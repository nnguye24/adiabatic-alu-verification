==> flow/design.v <==
module bennett_clock #(
    parameter WIDTH = 11
)(
    input wire clk,
    input wire reset,
    output reg instFlag,	 
  	output reg Mclk,	 
    output reg [WIDTH-1:0] clkn,
    output reg [WIDTH-1:0] clkp
);
    localparam IDLE = 2'b00;
    localparam RAMP_UP = 2'b01;
    localparam RAMP_DOWN = 2'b10;
    localparam ALL_X = 2'b11;
    reg [1:0] state;
  	reg [3:0] counter;
    integer i;
    initial begin
      	Mclk <= 0;
        instFlag <= 0;
        clkn = {WIDTH{1'bX}};
        clkp = {WIDTH{1'bX}};
        state = IDLE;
        counter <= 0;
    end
    always @(posedge clk or posedge reset) begin
        if (reset) begin
            instFlag <= 0;
            clkn <= {WIDTH{1'bX}};
            clkp <= {WIDTH{1'bX}};
            state <= IDLE;
            counter <= 1;
        end else begin
            case (state)
                IDLE: begin
                    instFlag <= 0;
                    state <= RAMP_UP;
                    clkn <= {WIDTH{1'bX}};
                    clkp <= {WIDTH{1'bX}};
                    clkn[0] <= 1'b0;
                    clkp[0] <= 1'b1;
                    counter <= 1;
                  	Mclk <= 0;
                end
                RAMP_UP: begin
                    if (counter < WIDTH) begin
                        for (i = 0; i < WIDTH; i = i + 1) begin
                            if (i <= counter) begin
                                clkn[i] <= 1'b0;
                                clkp[i] <= 1'b1;
                            end else begin
                                clkn[i] <= 1'bX;
                                clkp[i] <= 1'bX;
                            end
                        end
                        counter <= counter + 1;
                    end
                  	if (counter == WIDTH-0) begin	 
                        state <= RAMP_DOWN;
                      	Mclk <= 1;
                        counter <= 1;
                    end
                end
                RAMP_DOWN: begin
                    if (counter < WIDTH) begin
                        for (i = 0; i < WIDTH; i = i + 1) begin
                            if (i < WIDTH - counter) begin
                                clkn[i] <= 1'b0;
                                clkp[i] <= 1'b1;
                            end else begin
                                clkn[i] <= 1'bX;
                                clkp[i] <= 1'bX;
                            end
                        end
                        counter <= counter + 1;
                    end else begin
                        clkn <= {WIDTH{1'bX}};
                    	clkp <= {WIDTH{1'bX}};
                        instFlag <= 1;
                      	state <= ALL_X;
                    end
                end
              	ALL_X: begin
                  state <= IDLE;
                end
                default: state <= IDLE;
            endcase
        end
    end
endmodule
Step by step through the tools: bennett_clock
Tool output for the design above, in the order of the flow. Lines are those of the file above, counted from 1. Operators carry their Yosys type and port widths (W data, S select, Z words). Cell names lack the library's common part. A cell with n/a has no value.

Design top: bennett_clock. Clock port: clk. Standard-cell library: sky130hd. Library corner: tt_025C_1v80.

Word-level counts
Counts by Yosys on the flattened word-level netlist (proc, flatten, opt, wreduce; memories kept). Register bits leave out memories and registers merged into their read ports (data or address). Print and check cells are left out. Cells with the same type and inputs are merged into one.

The figure for memories kept is 0. The entry for bits in latches reads 0. The figure for memory bits (writable) is 0. Under output and inout bits stands 24. Under elaborated cells stands 168. For flip-flop bits (word level) the number is 30. The entry for bits in read-only memories reads 0. Input port bits: 2. Under clocked read ports x word width stands 0.

Under eq/ne operators stands 7. Under multiply operators stands 0. For div/mod/pow operators the number is 0. The entry for multiplexer cells reads 120. The figure for reductions and logical operators is 9. Under order comparisons stands 23. Add/subtract/negate cells: 2. The entry for shift operators reads 0. Under bitwise operators stands 1.

Operators with widths (count): $lt A3 B32 Y1 const A (4); $lt A4 B32 Y1 const A (3); $mux W1 (90); $lt A1 B32 Y1 const A (2); $lt A2 B32 Y1 const A (2); $pmux W1 S2 (22); $le A3 B4 Y1 const A (4); $le A4 B4 Y1 const A (3); $pmux W4 S3 (1); $le A1 B4 Y1 const A (2); $le A2 B4 Y1 const A (2); $pmux W2 S4 (1); $mux W4 (2); $ne A2 B2 Y1 const B (3); $reduce_and A3 Y1 (2); $pmux W1 S3 (2); $sub A4 B4 Y5 const A (1); $eq A2 B2 Y1 const B (2); $reduce_and A2 Y1 (2); $reduce_bool A2 Y1 (2); $add A4 B1 Y4 const B (1); $lt A4 B4 Y1 const B (1); $eq A4 B4 Y1 const B (1); $reduce_bool A4 Y1 (1); $mux W2 (2); $reduce_bool A3 Y1 (1); $eq A2 B1 Y1 const B (1); $logic_not A2 Y1 (1); $not A1 Y1 (1).

Depth
Yosys ltp: most cells in a row. Word level: on the elaborated netlist, between registers, memories and ports. Mapped: between sequential cells and ports; inverters and the memories' decode and read muxes count.

For depth in word-level cells the number is 5. ABC_AREA: 0. Under depth in mapped cells stands 5. The figure for mapped depth without buffers is 5.

Mapped cells and area
Yosys stat after the flow's synthesis: flattened, memories mapped to cells. It holds for the ABC_AREA given above (unset counts as 0); a run with the other value may have another netlist. The area totals of this step are shown rounded.

Cell types: buf_4 (count 24, total area 180.173 µm²); dfrtp_1 (count 6, total area 150.144 µm²); ha_1 (count 5, total area 62.56 µm²); edfxtp_1 (count 1, total area 30.029 µm²); dfstp_2 (count 1, total area 26.275 µm²); nand4b_4 (count 1, total area 23.773 µm²); a21oi_1 (count 4, total area 20.019 µm²); o21ai_0 (count 4, total area 20.019 µm²); inv_1 (count 5, total area 18.768 µm²); nand2_1 (count 5, total area 18.768 µm²); mux2_4 (count 1, total area 15.014 µm²); a31oi_1 (count 2, total area 12.512 µm²); a21boi_2 (count 1, total area 11.261 µm²); mux2_2 (count 1, total area 11.261 µm²); nor2_1 (count 3, total area 11.261 µm²); nand3_1 (count 2, total area 10.01 µm²); o211a_1 (count 1, total area 10.01 µm²); a2bb2oi_1 (count 1, total area 8.758 µm²).

Not listed: further types 11, cells in them 12.

The entry for area of sequential cells reads 206 µm². The entry for flip-flops reads 8. The entry for buffers reads 25. Cell count: 80. The entry for mapped area reads 723 µm².

Worst setup path after synthesis
Path of least setup slack by OpenSTA after synthesis, without wires, with an ideal clock, recovery checks aside; 20% of the period is set as input and as output delay. Where synthesis merged equal registers, the netlist keeps one of their names.

Path type: register to register. Start: reg counter[0]. End: reg Mclk. For stages the number is 5. Path slack: 56 ps. Under required time stands 1215 ps. The figure for launch time at the first pin is 0 ps. Under arrival stands 1160 ps. The figure for library setup time is 295 ps. Period: 1510 ps. Under path buffers stands 1. For path delay the number is 1455 ps. The entry for synthesis period reached reads 1454 ps.

"path delay" = arrival - input delay + setup time. "stages" counts driving pins, that of a launching flip-flop among them; a cell with two outputs on the path counts twice. "synthesis period reached" = period - worst setup slack (recovery checks aside). The figure is calculated, with input and output delays left at 20% of the set period. The rows between start and end are the longest chain of elaborated cells between them; the timing report does not say that the signal goes this way. Where chains are equally long, one stands for them. Each line given opens the expression or statement behind the cell; cells for indexed reads and writes are added by Yosys, which also makes memories of some case tables. At most two assigning lines are given for a register; there are more. Only ways into the end's enable, where the timed path ends, are counted here.

Cells stage by stage: dfstp_2 -> buf_2 -> nand4b_4 -> mux2_2 -> nor2_2. Under length of the longest elaborated chain stands 3. The entry for elaborated cells on any way between the ends reads 3. The entry for RTL lines with such cells reads 1. Classes of those cells: eq/ne (2); reduce/logical (1).

Ends and longest elaborated chain, post-synthesis: start, declared (line 16) `reg [3:0] counter;`; start, assigned (line 56) `counter <= counter + 1;`; start, assigned (line 75) `counter <= counter + 1;`; $eq A4 B4 Y1 (line 58) `if (counter == WIDTH-0) begin`; $ne A2 B2 Y1; $reduce_and A3 Y1; end, assigned (line 43) `Mclk <= 0;`; end, assigned (line 60) `Mclk <= 1;`; end, declared (line 7) `output reg Mclk,`.

Path in the finished layout
From the final timing report of entry B: the path of least setup slack in the routed layout; clock arrival at registers is part of the times. The report prints the path's times to 10 ps; the period is as set.

Path type: register to register. Start: reg counter[0]. End: reg Mclk. Under arrival stands 1380 ps. Period: 1270 ps. The figure for launch time at the first pin is 270 ps. The figure for library setup time is 280 ps. Under path buffers stands 0. For stages the number is 4. Path slack: -120 ps. Under required time stands 1270 ps.

The rows between start and end are the longest chain of elaborated cells between them; the timing report does not say that the signal goes this way. Where chains are equally long, one stands for them. At most two assigning lines are given for a register; there are more. Only ways into the end's enable, where the timed path ends, are counted here.

Cells stage by stage: dfstp_2 -> nand4b_4 -> mux2_4 -> nor2_4. Under length of the longest elaborated chain stands 3. The entry for elaborated cells on any way between the ends reads 3. The entry for RTL lines with such cells reads 1. Classes of those cells: eq/ne (2); reduce/logical (1).

Ends and longest elaborated chain, post-layout: start, declared (line 16) `reg [3:0] counter;`; start, assigned (line 56) `counter <= counter + 1;`; start, assigned (line 75) `counter <= counter + 1;`; $eq A4 B4 Y1 (line 58) `if (counter == WIDTH-0) begin`; $ne A2 B2 Y1; $reduce_and A3 Y1; end, assigned (line 43) `Mclk <= 0;`; end, assigned (line 60) `Mclk <= 1;`; end, declared (line 7) `output reg Mclk,`.

Wiki page: bennett_clock / flow data

Below are 2 stored runs of the flow (Yosys, OpenROAD; platform sky130hd) on bennett_clock, each with its settings and what was measured, unordered. Constraints: input delay and output delay 20% of the set period each, output load 0.01 pF. By "achieved clock period" is meant the clock period of the run minus its worst setup slack. This is arithmetic on one report: input and output delays are still those of the set period (20% each). "time on the worst setup path" is the time allowed to the run's worst setup path (the clock period less input and output delay, where it has them) less its slack. Clock arrival times count: a late capture clock shortens it, a late launch clock lengthens it. "power consumption": no workload was simulated; the value follows from the tool's default switching activity. "time on the worst setup path" is known to 10 ps. Results are given in rounded form.

Files of entry A:
==> flow/run.sh <==
#!/bin/bash
# the make line also repeats the synthesis and layout settings of config.mk as NAME=value (left out here)
make -C /OpenROAD-flow-scripts/flow DESIGN_CONFIG=/design/flow/config.mk WORK_HOME=/design/flow/orfs CLKGATE_MAP_FILE= finish
==> flow/config.mk <==
export PLATFORM = sky130hd
export DESIGN_NAME = bennett_clock
export DESIGN_NICKNAME = bennett_clock
export VERILOG_FILES = /design/flow/design.v
export SDC_FILE = /design/flow/constraint.sdc
export NUM_CORES = 4
export LEC_CHECK = 0
export CAP_MARGIN = 10
export CELL_PAD_IN_SITES_DETAIL_PLACEMENT = 1
export CORE_ASPECT_RATIO = 0.73
export CORE_MARGIN = 9
export CORE_UTILIZATION = 59
export CTS_CLUSTER_DIAMETER = 108
export CTS_CLUSTER_SIZE = 61
export MAX_ROUTING_LAYER = met5
export SETUP_SLACK_MARGIN = 0.22
export SLEW_MARGIN = 20
==> flow/constraint.sdc <==
create_clock -name core_clock -period 1.52 [get_ports {clk}]
set_input_delay 0.3040 -clock core_clock [delete_from_list [all_inputs] [get_ports {clk}]]
set_output_delay 0.3040 -clock core_clock [all_outputs]
set_load 0.01 [all_outputs]

Outcome of entry A: unfinished; error PDN-0185 in floorplanning.

Files of entry B:
==> flow/run.sh <==
#!/bin/bash
# the make line also repeats the synthesis and layout settings of config.mk as NAME=value (left out here)
make -C /OpenROAD-flow-scripts/flow DESIGN_CONFIG=/design/flow/config.mk WORK_HOME=/design/flow/orfs CLKGATE_MAP_FILE= finish
==> flow/config.mk <==
export PLATFORM = sky130hd
export DESIGN_NAME = bennett_clock
export DESIGN_NICKNAME = bennett_clock
export VERILOG_FILES = /design/flow/design.v
export SDC_FILE = /design/flow/constraint.sdc
export NUM_CORES = 4
export LEC_CHECK = 0
export CAP_MARGIN = 20
export CORE_MARGIN = 10
export CORE_UTILIZATION = 24
export CTS_CLUSTER_SIZE = 93
export PLACE_DENSITY = 0.73
export SLEW_MARGIN = 20
==> flow/constraint.sdc <==
create_clock -name core_clock -period 1.27 [get_ports {clk}]
set_input_delay 0.2540 -clock core_clock [delete_from_list [all_inputs] [get_ports {clk}]]
set_output_delay 0.2540 -clock core_clock [all_outputs]
set_load 0.01 [all_outputs]

Results of entry B. For the synthesis area the run shows 723 µm². The measured total die area is 5610 µm². The power consumption stands at 525 µW. The utilization after routing stands at 0.333. For the standard-cell area after layout the run shows 942 µm². The measured setup slack of the critical path is -119 ps. For the post-route setup TNS the run shows -316 ps. The measured time on the worst setup path is 1390 ps. Kind of the worst setup path: register to register. The measured achieved clock period is 1389 ps.
